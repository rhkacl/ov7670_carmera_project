==> flow/design.v <==
module Address_Generator #(
    parameter integer IMG_W = 160,
    parameter integer IMG_H = 120
)(
    input  wire        CLK25,
    input  wire        reset,
    input  wire        enable,     
    input  wire        vsync,      
    output reg [14:0]  address_C,
    output reg [14:0]  address_N,
    output reg [14:0]  address_NE,
    output reg [14:0]  address_E,
    output reg [14:0]  address_SE,
    output reg [14:0]  address_S,
    output reg [14:0]  address_SW,
    output reg [14:0]  address_W,
    output reg [14:0]  address_NW,
    input  wire [10:0] Hcount_in,  
    input  wire [10:0] Vcount_in
);
    wire [9:0] hx = Hcount_in[10:2];  
    wire [8:0] vy = Vcount_in[9:2];   
    wire [9:0] xL = (hx == 0)              ? 0       : hx - 1;
    wire [9:0] xR = (hx == IMG_W-1)        ? IMG_W-1 : hx + 1;
    wire [8:0] yU = (vy == 0)              ? 0       : vy - 1;
    wire [8:0] yD = (vy == IMG_H-1)        ? IMG_H-1 : vy + 1;
    wire [14:0] C  = vy*IMG_W + hx;
    wire [14:0] N  = yU*IMG_W + hx;
    wire [14:0] S  = yD*IMG_W + hx;
    wire [14:0] W  = vy*IMG_W + xL;
    wire [14:0] E  = vy*IMG_W + xR;
    wire [14:0] NW = yU*IMG_W + xL;
    wire [14:0] NE = yU*IMG_W + xR;
    wire [14:0] SW = yD*IMG_W + xL;
    wire [14:0] SE = yD*IMG_W + xR;
    always @(posedge CLK25) begin
        if (reset) begin
            address_C  <= 0;
            address_N  <= 0;
            address_NE <= 0;
            address_E  <= 0;
            address_SE <= 0;
            address_S  <= 0;
            address_SW <= 0;
            address_W  <= 0;
            address_NW <= 0;
        end else if (enable) begin
            address_C  <= C;
            address_N  <= N;
            address_NE <= NE;
            address_E  <= E;
            address_SE <= SE;
            address_S  <= S;
            address_SW <= SW;
            address_W  <= W;
            address_NW <= NW;
        end
    end
endmodule
# --- Step by step through the tools: Address_Generator ---
# What the tools print for Address_Generator, step after step.
# Lines are those of the file above, counted from 1.
# Operators carry their Yosys type and port widths (W data, S select, Z words).
# Cell names lack the library's common part.
design:
  top: "Address_Generator"
  clock: "CLK25"
  cell_library: "sky130hd"
  corner: "tt_025C_1v80"

# --- Elaborated design ---
# Yosys after proc, flatten, opt, wreduce and memory -nomap, before mapping. Enables and synchronous resets that opt folds into registers are not counted as muxes. Memory bits, and registers merged into a memory's read port (data or address), are not among the register bits. Print and check cells are not counted. Equal cells are merged and count once.
classes:
  add_sub_neg: 13
  n_mul: 3
  n_eq: 2
  n_reduce_logical: 2
  n_mux: 4
ops:
  columns: ["cell", "n"]
  rows:
  - ["$add A15 B10 Y15", 6]
  - ["$mul A9 B3 Y10 const B", 2]
  - ["$add A15 B9 Y15", 3]
  - ["$mul A8 B3 Y10 const B", 1]
  - ["$mux W10", 2]
  - ["$mux W9", 2]
  - ["$logic_not A10 Y1", 1]
  - ["$add A9 B1 Y10 const B", 1]
  - ["$sub A9 B1 Y10 const B", 1]
  - ["$add A8 B1 Y9 const B", 1]
  - ["$sub A8 B1 Y9 const B", 1]
  - ["$eq A9 B8 Y1 const B", 1]
  - ["$logic_not A9 Y1", 1]
  - ["$eq A8 B7 Y1 const B", 1]
bits:
  reg_bits: 135

# --- Logic depth ---
# Longest topological path by Yosys (ltp), each cell counted once; first at word level (registers and memories cut), then after technology mapping (sequential cells cut; the memories' decode and read muxes count).
depth:
  word_depth: 4
  abc_area: 0
  mapped_depth: 15

# --- Mapped cells and area ---
# Source: synth_stat.txt of the flow (Yosys; design flattened, memories mapped). It holds for the ABC_AREA given above (unset counts as 0); a run with the other value may have another netlist.
types:
  columns: ["cell_type", "n", "area_total_um2"]
  rows:
  - ["dfxtp_1", 105, 2.1E+03]
  - ["ha_1", 81, 1.01E+03]
  - ["nor2_1", 144, 540.518]
  - ["xnor2_1", 54, 472.954]
  - ["mux2i_1", 44, 440.422]
  - ["a211oi_1", 51, 382.867]
  - ["xor2_1", 37, 324.061]
  - ["fa_1", 12, 240.23]
  - ["buf_4", 30, 225.216]
  - ["a21o_1", 24, 180.173]
  - ["a21oi_1", 27, 135.13]
  - ["inv_1", 36, 135.13]
  - ["o21ai_0", 27, 135.13]
  - ["nand3_1", 26, 130.125]
  - ["clkbuf_1", 32, 120.115]
  - ["nand2_1", 29, 108.854]
  - ["a211oi_2", 7, 87.584]
  - ["nor2b_1", 12, 75.072]
# Not listed: further types 52, cells in them 136.
synth_totals:
  synth_area_um2: 8006.4
  mapped_cells: 914
  ffs: 105
  seqArea_um2: 2102.0

# --- Worst setup path after synthesis ---
# OpenSTA on the mapped netlist: ideal clock, no wires. The path of least setup slack (recovery checks aside). Input and output delay are each 20% of the period. Register names are those of the netlist, which keeps one name where synthesis merged equal registers.
synth_path:
  path_kind: "input -> register"
  from: "input Vcount_in[6]"
  to: "register address_SW[13]"
  path_stages: 14
  input_delay_ps: 974
  t_required_ps: 4779
  setup_slack_ps: 560
  delay_ps: 3336
  period_ps: 4870
  t_arrival_ps: 4219
  t_first_pin_ps: 974
  period_less_setup_slack_ps: 4310
# "delay_ps" is the arrival time less input delay plus setup time.
# "path_stages": output pins that drive a net of the path, with the launching flip-flop's if there is one; two outputs of one cell count as two.
# "period_less_setup_slack_ps" = period - worst setup slack (recovery checks aside). The figure is calculated, with input and output delays left at 20% of the set period.
# The rows between start and end are the longest chain of elaborated cells between them; the timing report does not say that the signal goes this way. Where chains are equally long, one stands for them.
# A line is the first line of the expression or statement that the cell stems from. Yosys adds cells for indexed reads and writes and turns some case tables into memories.
synth_between:
  cell_sequence: "buf_2 nand3_1 or4_1 nand2b_1 ha_1 ha_1 inv_1 fa_1 nand2b_1 a21oi_4 xor2_4 nand2_2 or3_1 a311oi_1"
  elab_chain_len: 4
  cone_cells: 5
  classes_between: "2 x add/sub; 1 x mul; 1 x eq/ne; 1 x mux"
synth_lines:
  columns: ["item", "line_no", "source"]
  rows:
  - ["from (decl)", 19, "input  wire [10:0] Vcount_in"]
  - ["$add A8 B1 Y9", 26, "wire [8:0] yD = (vy == IMG_H-1)        ? IMG_H-1 : vy + 1;"]
  - ["$mux W9", 26, null]
  - ["$mul A9 B3 Y10", 34, "wire [14:0] SW = yD*IMG_W + xL;"]
  - ["$add A15 B10 Y15", 34, null]
  - ["to (assign)", 44, "address_SW <= 0;"]
  - ["to (assign)", 54, "address_SW <= SW;"]
  - ["to (decl)", 15, "output reg [14:0]  address_SW,"]

# --- Path in the finished layout ---
# From the final timing report of run A: the path of least setup slack in the routed layout; clock arrival at registers is part of the times.
# The path's times are printed in steps of 10 ps; the period is the one set.
layout_path:
  path_kind: "input -> register"
  from: "input Hcount_in[3]"
  to: "register address_E[11]"
  t_required_ps: 5330
  t_first_pin_ps: 1010
  path_stages: 15
  setup_slack_ps: 1300
  input_delay_ps: 1010
  period_ps: 5060
  t_arrival_ps: 4030
# The rows between start and end are the longest chain of elaborated cells between them; the timing report does not say that the signal goes this way. Where chains are equally long, one stands for them.
layout_between:
  cell_sequence: "dlygate4sd2_1 ha_1 and4_1 and3_4 nor2_4 ha_2 inv_1 fa_1 nor2b_1 o21ai_0 a21boi_0 buf_4 o21ai_0 xor2_1 a211oi_1"
  elab_chain_len: 3
  cone_cells: 4
  classes_between: "2 x add/sub; 1 x eq/ne; 1 x mux"
layout_lines:
  columns: ["item", "line_no", "source"]
  rows:
  - ["from (decl)", 18, "input  wire [10:0] Hcount_in,"]
  - ["$add A9 B1 Y10", 24, "wire [9:0] xR = (hx == IMG_W-1)        ? IMG_W-1 : hx + 1;"]
  - ["$mux W10", 24, null]
  - ["$add A15 B10 Y15", 31, "wire [14:0] E  = vy*IMG_W + xR;"]
  - ["to (assign)", 41, "address_E  <= 0;"]
  - ["to (assign)", 51, "address_E  <= E;"]
  - ["to (decl)", 12, "output reg [14:0]  address_E,"]

# 2 stored runs of Address_Generator in the flow (synthesis by Yosys, layout by OpenROAD, sky130hd cells), in arbitrary order. Constraints: input delay and output delay 20% of the set period each, output load 0.01 pF.
# By "total_power_uw" is meant OpenSTA's value without simulated activity: inputs other than the clock are taken to toggle once in ten clock periods, and the tool carries that through the logic.
runs:
  - name: "run A"
    settings:
      period_ns: 5.06
      CORE_UTILIZATION: 46
      SETUP_SLACK_MARGIN: 1.19
      PLACE_DENSITY_LB_ADDON: 0.13
      CORE_MARGIN: 6
      CELL_PAD_IN_SITES_GLOBAL_PLACEMENT: 2
      CELL_PAD_IN_SITES_DETAIL_PLACEMENT: 0
      GPL_TIMING_DRIVEN: 1
      GPL_ROUTABILITY_DRIVEN: 1
      CTS_CLUSTER_SIZE: 95
      MAX_ROUTING_LAYER: "met5"
      CAP_MARGIN: 20
      SLEW_MARGIN: 20
    results:
      holdWs_ps: 481
      die_area_um2: 20715.8
      finish.utilization_pct: 63.4
      setup_ws_ps: 1301
      yosys_chip_area_um2: 8006.4
      total_power_uw: 3364
  - name: "run B"
    settings:
      period_ns: 4.69
      SETUP_SLACK_MARGIN: -0.0
      CAP_MARGIN: 20
      CORE_MARGIN: 2
      CORE_UTILIZATION: 40
      SLEW_MARGIN: 20
    results:
      holdWs_ps: 486
      die_area_um2: 21164.4
      finish.utilization_pct: 53.3
      setup_ws_ps: 422
      yosys_chip_area_um2: 8006.4
      total_power_uw: 3528
