==> flow/design.v <==
module i2c_sender(
	input  clk,
	inout  siod,
	output reg sioc,
	output reg taken,
	input send,
	input [7:0] id,
	input [7:0] reg_xhdl1,
	input [7:0] value
);
reg siod_xhdl0;
reg [7:0] divider;
reg [31:0] busy_sr, data_sr;
assign siod = siod_xhdl0;
initial 
begin
	divider<=8'b0000_0001;
	busy_sr<={32{1'b0}};
	data_sr<={32{1'b1}};
end
always @(busy_sr or data_sr[31])
begin
	if( (busy_sr[11:10] == 2'b10) | (busy_sr[20:19] == 2'b10) | (busy_sr[29:28] == 2'b10) )
	begin
		siod_xhdl0 <=1'bz;
	end
	else
	begin
		siod_xhdl0<=data_sr[31];
	end
end
always @(posedge clk) begin
	taken <=1'b0;
	if(busy_sr[31] == 1'b0) begin
		sioc<=1'b1;
		if(send == 1'b1)
		begin
			if(divider == 8'b0000_0000)
			begin
				data_sr<={3'b100,id,1'b0,reg_xhdl1,1'b0,value,1'b0,2'b01};
				busy_sr<={3'b111,9'b1_1111_1111,9'b1_1111_1111,9'b1_1111_1111,2'b11};
				taken<=1'b1;
			end
			else
			begin
				divider<=divider+1;
			end
		end	
	end
	else
	begin
		case({busy_sr[31:29],busy_sr[2:0]})
			{3'b111,3'b111}:
				begin
					case(divider[7:6])
						2'b00: sioc<=1'b1;
						2'b01: sioc<=1'b1;
						2'b10: sioc<=1'b1;
						default: sioc<=1'b1;
					endcase
				end
			{3'b111,3'b110}:
				begin
					case(divider[7:6])
						2'b00: sioc<=1'b1;
						2'b01: sioc<=1'b1;
						2'b10: sioc<=1'b1;
						default: sioc<=1'b1;
					endcase
				end
			{3'b111,3'b100}:
				begin
					case(divider[7:6])
						2'b00: sioc<=1'b0;
						2'b01: sioc<=1'b0;
						2'b10: sioc<=1'b0;
						default: sioc<=1'b0;
					endcase
				end
			{3'b110,3'b000}:
				begin
					case(divider[7:6])
						2'b00: sioc<=1'b0;
						2'b01: sioc<=1'b1;
						2'b10: sioc<=1'b1;
						default: sioc<=1'b1;
					endcase
				end
			{3'b100,3'b000}:
				begin
					case(divider[7:6])
						2'b00: sioc<=1'b1;
						2'b01: sioc<=1'b1;
						2'b10: sioc<=1'b1;
						default: sioc<=1'b1;
					endcase
				end
			{3'b000,3'b000}:
				begin
					case(divider[7:6])
						2'b00: sioc<=1'b1;
						2'b01: sioc<=1'b1;
						2'b10: sioc<=1'b1;
						default: sioc<=1'b1;
					endcase
				end
			default:
				begin
					case(divider[7:6])
						2'b00: sioc<=1'b0;
						2'b01: sioc<=1'b1;
						2'b10: sioc<=1'b1;
						default: sioc<=1'b0;
					endcase
				end
		endcase
		if(divider == 8'b1111_1111)
		begin
			busy_sr<={busy_sr[30:0],1'b0};
			data_sr<={data_sr[30:0],1'b1};
			divider<={8{1'b0}};
		end
		else
		begin
			divider<=divider+1;
		end
	end
end
endmodule
module ov7670_controller (
	input clk,
	input resend,
	output config_finished,
	output sioc,
	inout siod,
	output reset,
	output pwdn,
	output xclk
	);
    wire siod_xhdl0;
	reg sys_clk;
	wire [15:0] command;
	wire finished;
	wire taken;
	wire send;
	parameter[7:0] camera_address = 8'h42;
	assign siod = siod_xhdl0;
	initial
	begin
		sys_clk <= 1'b0;
	end
	assign config_finished = finished;
	assign send = ~finished;
	i2c_sender u_i2c_sender(
		.clk(clk),
		.taken(taken),
		.siod(siod),
		.sioc(sioc),
		.send(send),
		.id(camera_address),
		.reg_xhdl1(command[15:8]),
		.value(command[7:0])
	);
	assign reset = 1'b1;
	assign pwdn = 1'b0;
	assign xclk = sys_clk;
	ov7670_registers u_ov7670_registers(
		.clk(clk),
		.advance(taken),
		.command(command),
		.finished(finished),
		.resend(resend)
		);
	always @(posedge clk)
	begin
		sys_clk <= ~sys_clk;
	end
endmodule
module ov7670_registers(
	input clk,
	input resend,
	input advance,
	output [15:0] command,
	output finished
	);
	reg [15:0] sreg;
	reg [7:0] address;
	initial
	begin
		address <= {8{1'b0}};
	end
	assign command = sreg;
	assign finished = (sreg == 16'hFFFF) ? 1'b1 : 1'b0;
	always @(posedge clk)
	begin
		if(resend == 1'b1)
		begin
			address <= {8{1'b0}};
		end
	else if (advance == 1'b1)
	begin
		address <= address+1;
	end
	case(address)
	8'h00:
		begin
			sreg <= 16'h1280;
		end
	8'h01:
		begin
			sreg <= 16'h1280;
		end
	8'h02:
		begin
			sreg <= 16'h1204;
		end
	8'h03:
		begin
			sreg <= 16'h1100;
		end
	8'h04:
		begin
			sreg <= 16'h0C00;
		end
	8'h05:
		begin
			sreg <= 16'h3E00;
		end
	8'h06:
		begin
			sreg <= 16'h8C00;
		end
	8'h07:
		begin
			sreg <= 16'h0400;
		end
	8'h08:
		begin
			sreg <= 16'h4010;
		end
	8'h09:
		begin
			sreg <= 16'h3A04;
		end
	8'h0A:
		begin
			sreg <= 16'h1438;
		end
	8'h0B:
		begin
			sreg <= 16'h4fb3;
		end
	8'h0C:
		begin
			sreg <= 16'h50b3;
		end
	8'h0D:
		begin
			sreg <= 16'h5100;
		end
	8'h0E:
		begin
			sreg <= 16'h523d;
		end
	8'h0F:
		begin
			sreg <= 16'h53A7;
		end
	8'h10:
		begin
			sreg <= 16'h54e4;
		end
	8'h11:
		begin
			sreg <= 16'h589e;
		end
	8'h12:
		begin
			sreg <= 16'h3dc0;
		end
	8'h13:
		begin
			sreg <= 16'h1100;
		end
	8'h14:
		begin
			sreg <= 16'h1711;
		end
	8'h15:
		begin
			sreg <= 16'h1861;
		end
	8'h16:
		begin
			sreg <= 16'h32a4;
		end
	8'h17:
		begin
			sreg <= 16'h1903;
		end
	8'h18:
		begin
			sreg <= 16'h1a7b;
		end
	8'h19:
		begin
			sreg <= 16'h030a;
		end
	8'h1A:
		begin
			sreg <= 16'h0e61;
		end
	8'h1B:
		begin
			sreg <= 16'h0f4b;
		end
	8'h1C:
		begin
			sreg <= 16'h1602;
		end
	8'h1D:
		begin
			sreg <= 16'h1e37;
		end
	8'h1E:
		begin
			sreg <= 16'h2102;
		end
	8'h1F:
		begin
			sreg <= 16'h2291;
		end
	8'h20:
		begin
			sreg <= 16'h2907;
		end
	8'h21:
		begin
			sreg <= 16'h330b;
		end
	8'h22:
		begin
			sreg <= 16'h350b;
		end
	8'h23:
		begin
			sreg <= 16'h371d;
		end
	8'h24:
		begin
			sreg <= 16'h3871;
		end
	8'h25:
		begin
			sreg <= 16'h392a;
		end
	8'h26:
		begin
			sreg <= 16'h3c78;
		end
	8'h27:
		begin
			sreg <= 16'h4d40;
		end
	8'h28:
		begin
			sreg <= 16'h4e20;
		end
	8'h29:
		begin
			sreg <= 16'h6900;
		end
	8'h2A:
		begin
			sreg <= 16'h6b4a;
		end
	8'h2B:
		begin
			sreg <= 16'h7410;
		end
	8'h2C:
		begin
			sreg <= 16'h8d4f;
		end
	8'h2D:
		begin
			sreg <= 16'h8e00;
		end
	8'h2E:
		begin
			sreg <= 16'h8f00;
		end
	8'h2F:
		begin
			sreg <= 16'h9000;
		end
	8'h30:
		begin
			sreg <= 16'h9100;
		end
	8'h31:
		begin
			sreg <= 16'h9600;
		end
	8'h32:
		begin
			sreg <= 16'h9a00;
		end
	8'h33:
		begin
			sreg <= 16'hb084;
		end
	8'h34:
		begin
			sreg <= 16'hb10c;
		end
	8'h35:
		begin
			sreg <= 16'hb20e;
		end
	8'h36:
		begin
			sreg <= 16'hb382;
		end
	8'h37:
		begin
			sreg <= 16'hb80a;
		end
	default:
		begin
			sreg <= 16'hFFFF;
		end
	endcase
	end
endmodule
From RTL to reports: ov7670_controller. The steps from the RTL of ov7670_controller to its reports follow in flow order. Line numbers count from 1 in the design file above. Operators: Yosys type, input widths -> output width; for muxes data width and select width s. Library cell names are shortened. The mark -- stands for no value.

Top module: ov7670_controller. Clock input: clk. Cell library: sky130hd. Corner: tt_025C_1v80.

After elaboration. Yosys after proc, flatten, opt, wreduce and memory -nomap, before mapping. Memory bits, and registers merged into a memory's read port (data or address), are not among the register bits. Print and check cells are not counted. Equal cells are merged and count once. Memory sizes are those after Yosys's memory passes, which may raise the word count (mostly to a power of two), join words into wider ones and drop unused or constant bits.

The figure for bits in registers is 83. The entry for memory cells reads 1. The entry for cells after elaboration reads 58. For ROM bits the number is 1024. Under word width x clocked read ports stands 16. For output and inout bits the number is 6.

The entry for multiplexer cells reads 18. Bitwise gates (word level): 3. The figure for reductions and logical operators is 11. The figure for equal/unequal tests is 15. For add/sub/neg operators the number is 2.

Memories: (no name shown) (words 64, width 16, rd ports 1, wr ports 0, RTL line 204) `case(address)`.

Operator list (number): $mux 32 (8); $mux 8 (4); $eq 6x6->1 const B (5); $eq 16x16->1 const B (1); $add 8x1->8 const B (2); $eq 2x2->1 const B (4); $eq 8x8->1 const B (1); $logic_not 8->1 (1); $logic_not 6->1 (1); $mux 1 (5); $ne 2x2->1 const B (2); $logic_not 2->1 (2); $reduce_or 2->1 (2); $reduce_or 4->1 (1); $reduce_and 3->1 (1); $pmux 1 s3 (1); $or 1x1->1 (2); $eq 2x1->1 const B (1); $ne 2x1->1 const B (1); $reduce_and 2->1 (1); $reduce_bool 2->1 (1); $not 1->1 (1); $logic_not 1->1 (1).

Depth. Yosys ltp: most cells in a row. Word level: on the elaborated netlist, between registers, memories and ports. Mapped: between sequential cells and ports; inverters and the memories' decode and read muxes count.

Under depth after elaboration stands 4. Under ABC_AREA stands 0. Under depth in mapped cells stands 8. For gate-level depth less buffers the number is 6.

Mapped cells and area. The flow's flattened synthesis, as Yosys stat reports it; memories are mapped. The netlist is that of the ABC_AREA named above (0 if unset); the other value can give another one. The area totals of this step are shown rounded.

The entry for cell count reads 463. The entry for buffer cells reads 41. For mapped area the number is 0.00514 sq mm. The entry for mapped flip-flops reads 98. The entry for area of sequential cells reads 0.00266 sq mm.

Cell types (number): edfxtp_1 (70); dfxtp_1 (28); a21o_1 (30); mux2_2 (17); ha_1 (15); a21oi_1 (25); o21ai_0 (21); nor2_1 (26); and2_1 (15); buf_12 (4); nand2_1 (21); nand2b_1 (12); buf_2 (14); xnor2_1 (7); nand4_1 (9); inv_1 (14); clkbuf_1 (13); nand3_1 (9).

Not listed: further types 44, cells in them 113. By module: a second synthesis without flattening, with its own total; a netlist apart from the flattened one above.

Under cell total of the unflattened synthesis stands 464. For area (unflattened synthesis) the number is 0.00523 sq mm.

Rows give one instance, submodules left out.

Modules: i2c_sender (area 0.00309 sq mm, times used 1, cells 192); ov7670_registers (area 0.00209 sq mm, times used 1, cells 265); ov7670_controller (area 0.00005 sq mm, times used 1, cells 7).

Path before layout. OpenSTA on the mapped netlist: ideal clock, no wires. The path of least setup slack (recovery checks aside). Input and output delay are each 20% of the period. Register names are those of the netlist, which keeps one name where synthesis merged equal registers.

Kind: flip-flop to flip-flop. Start point: reg u_i2c_sender.divider[0]. End point: reg (name not given). Under period stands 6.6 ns. The figure for setup time is 0.423 ns. Slack: 3.526 ns. Stages on the path: 7. For delay of the path the number is 3.073 ns. For arrival the number is 2.650 ns. Period reached after synthesis: 3.074 ns.

"delay of the path" = arrival - input delay + setup time. "stages on the path": output pins that drive a net of the path, with the launching flip-flop's if there is one; two outputs of one cell count as two. "period reached after synthesis" is the clock period less the worst setup slack; recovery checks do not enter. This is arithmetic on one report: input and output delays are still those of the set period (20% each). At most two assigning lines are given for a register; there are more.

Cell sequence: edfxtp_1 inv_1 ha_1 nor4b_2 nand3b_1 nor3_4 or2_1.

RTL lines, path post-synthesis: start: declaration (RTL line 12) `reg [7:0] divider;`; start: assignment (RTL line 46) `divider<=divider+1;`; start: assignment (RTL line 125) `divider<=divider+1;`.

No chain of elaborated cells between the ends is given.

Worst path after layout. From the final timing report of record 1: the path of least setup slack in the routed layout; clock arrival at registers is part of the times.

Kind: flip-flop to output port. Start point: reg u_ov7670_registers.sreg[8]. End point: out config_finished. For output delay the number is 1.02 ns. Under period stands 5.09 ns. Stages on the path: 4. For arrival the number is 1.96 ns. Slack: 2.11 ns.

The rows between start and end are the longest chain of elaborated cells between them; the timing report does not say that the signal goes this way. Where chains are equally long, one stands for them. Each line given opens the expression or statement behind the cell; cells for indexed reads and writes are added by Yosys, which also makes memories of some case tables. At most two assigning lines are given for a register; there are more.

Cell sequence: dfxtp_1 nand4_1 nor4_4 clkdlybuf4s50_1. For length of the longest elaborated chain the number is 2. The figure for elaborated cells on any way between the ends is 2. For source lines of those cells the number is 1. Those cells by class: 1 x eq/ne; 1 x mux.

RTL lines, path after layout: start: declaration (RTL line 186) `reg [15:0] sreg;`; start: assignment (RTL line 207) `sreg <= 16'h1280;`; start: assignment (RTL line 211) `sreg <= 16'h1280;`; $eq 16x16->1 (RTL line 193) `assign finished = (sreg == 16'hFFFF) ? 1'b1 : 1'b0;`; $mux 1 (RTL line 193); end: declaration (RTL line 133) `output config_finished,`.

Wiki page: ov7670_controller / flow data

Record of 2 stored runs of the RTL-to-layout flow on ov7670_controller, platform sky130hd. The runs are unordered. Constraints: input delay and output delay 20% of the set period each, output load 0.01 pF. "clock period reached" is the run's clock period less its worst setup slack. It is reckoned from that one timing run; input and output delays stay at 20% of the period that was set. "worst path time" is the time allowed to the run's worst setup path (the clock period less input and output delay, where it has them) less its slack. Clock arrival times count: a late capture clock shortens it, a late launch clock lengthens it. "power" is the tool's figure for a default switching activity; nothing was simulated. Measured values are rounded.

Files of record 1:
==> flow/run.sh <==
#!/bin/bash
# the make line also repeats the synthesis and layout settings of config.mk as NAME=value (left out here)
make -C /OpenROAD-flow-scripts/flow DESIGN_CONFIG=/design/flow/config.mk WORK_HOME=/design/flow/orfs CLKGATE_MAP_FILE= finish
==> flow/config.mk <==
export PLATFORM = sky130hd
export DESIGN_NAME = ov7670_controller
export DESIGN_NICKNAME = ov7670_controller
export VERILOG_FILES = /design/flow/design.v
export SDC_FILE = /design/flow/constraint.sdc
export NUM_CORES = 4
export LEC_CHECK = 0
export ABC_AREA = 0
export CAP_MARGIN = 20
export CELL_PAD_IN_SITES_GLOBAL_PLACEMENT = 3
export CORE_MARGIN = 2
export CORE_UTILIZATION = 29
export CTS_CLUSTER_DIAMETER = 368
export GPL_TIMING_DRIVEN = 0
export MAX_ROUTING_LAYER = met5
export PLACE_DENSITY = 0.75
export SETUP_SLACK_MARGIN = 0.5
export SLEW_MARGIN = 20
export TNS_END_PERCENT = 30
==> flow/constraint.sdc <==
create_clock -name core_clock -period 5.09 [get_ports {clk}]
set_input_delay 1.0180 -clock core_clock [delete_from_list [all_inputs] [get_ports {clk}]]
set_output_delay 1.0180 -clock core_clock [all_outputs]
set_load 0.01 [all_outputs]

Results of record 1. For the netlist area reported by Yosys the run shows 0.00514 sq mm. The die area comes to 0.0188 sq mm. The standard-cell area after routing comes to 0.00578 sq mm. The utilization stands at 0.334. The worst slack on setup checks is 2.11 ns. The setup total negative slack comes to 0.000 ns. The measured smallest hold slack is 0.377 ns. The measured power is 1810 uW. The clock period reached comes to 2.980 ns. The worst path time comes to 1.96 ns. Worst path kind: flip-flop to output port.

Files of record 2:
==> flow/run.sh <==
#!/bin/bash
# the make line also repeats the synthesis and layout settings of config.mk as NAME=value (left out here)
make -C /OpenROAD-flow-scripts/flow DESIGN_CONFIG=/design/flow/config.mk WORK_HOME=/design/flow/orfs CLKGATE_MAP_FILE= finish
==> flow/config.mk <==
export PLATFORM = sky130hd
export DESIGN_NAME = ov7670_controller
export DESIGN_NICKNAME = ov7670_controller
export VERILOG_FILES = /design/flow/design.v
export SDC_FILE = /design/flow/constraint.sdc
export NUM_CORES = 4
export LEC_CHECK = 0
export CAP_MARGIN = 20
export CORE_MARGIN = 2
export CORE_UTILIZATION = 40
export SLEW_MARGIN = 20
==> flow/constraint.sdc <==
create_clock -name core_clock -period 2.74 [get_ports {clk}]
set_input_delay 0.5480 -clock core_clock [delete_from_list [all_inputs] [get_ports {clk}]]
set_output_delay 0.5480 -clock core_clock [all_outputs]
set_load 0.01 [all_outputs]

Results of record 2. For the netlist area reported by Yosys the run shows 0.00514 sq mm. The die area comes to 0.0138 sq mm. The standard-cell area after routing comes to 0.00555 sq mm. The utilization stands at 0.442. The worst slack on setup checks is 0.229 ns. The setup total negative slack comes to 0.000 ns. The measured smallest hold slack is 0.383 ns. The measured power is 3350 uW. The clock period reached comes to 2.511 ns. The worst path time comes to 1.96 ns. Worst path kind: flip-flop to output port.
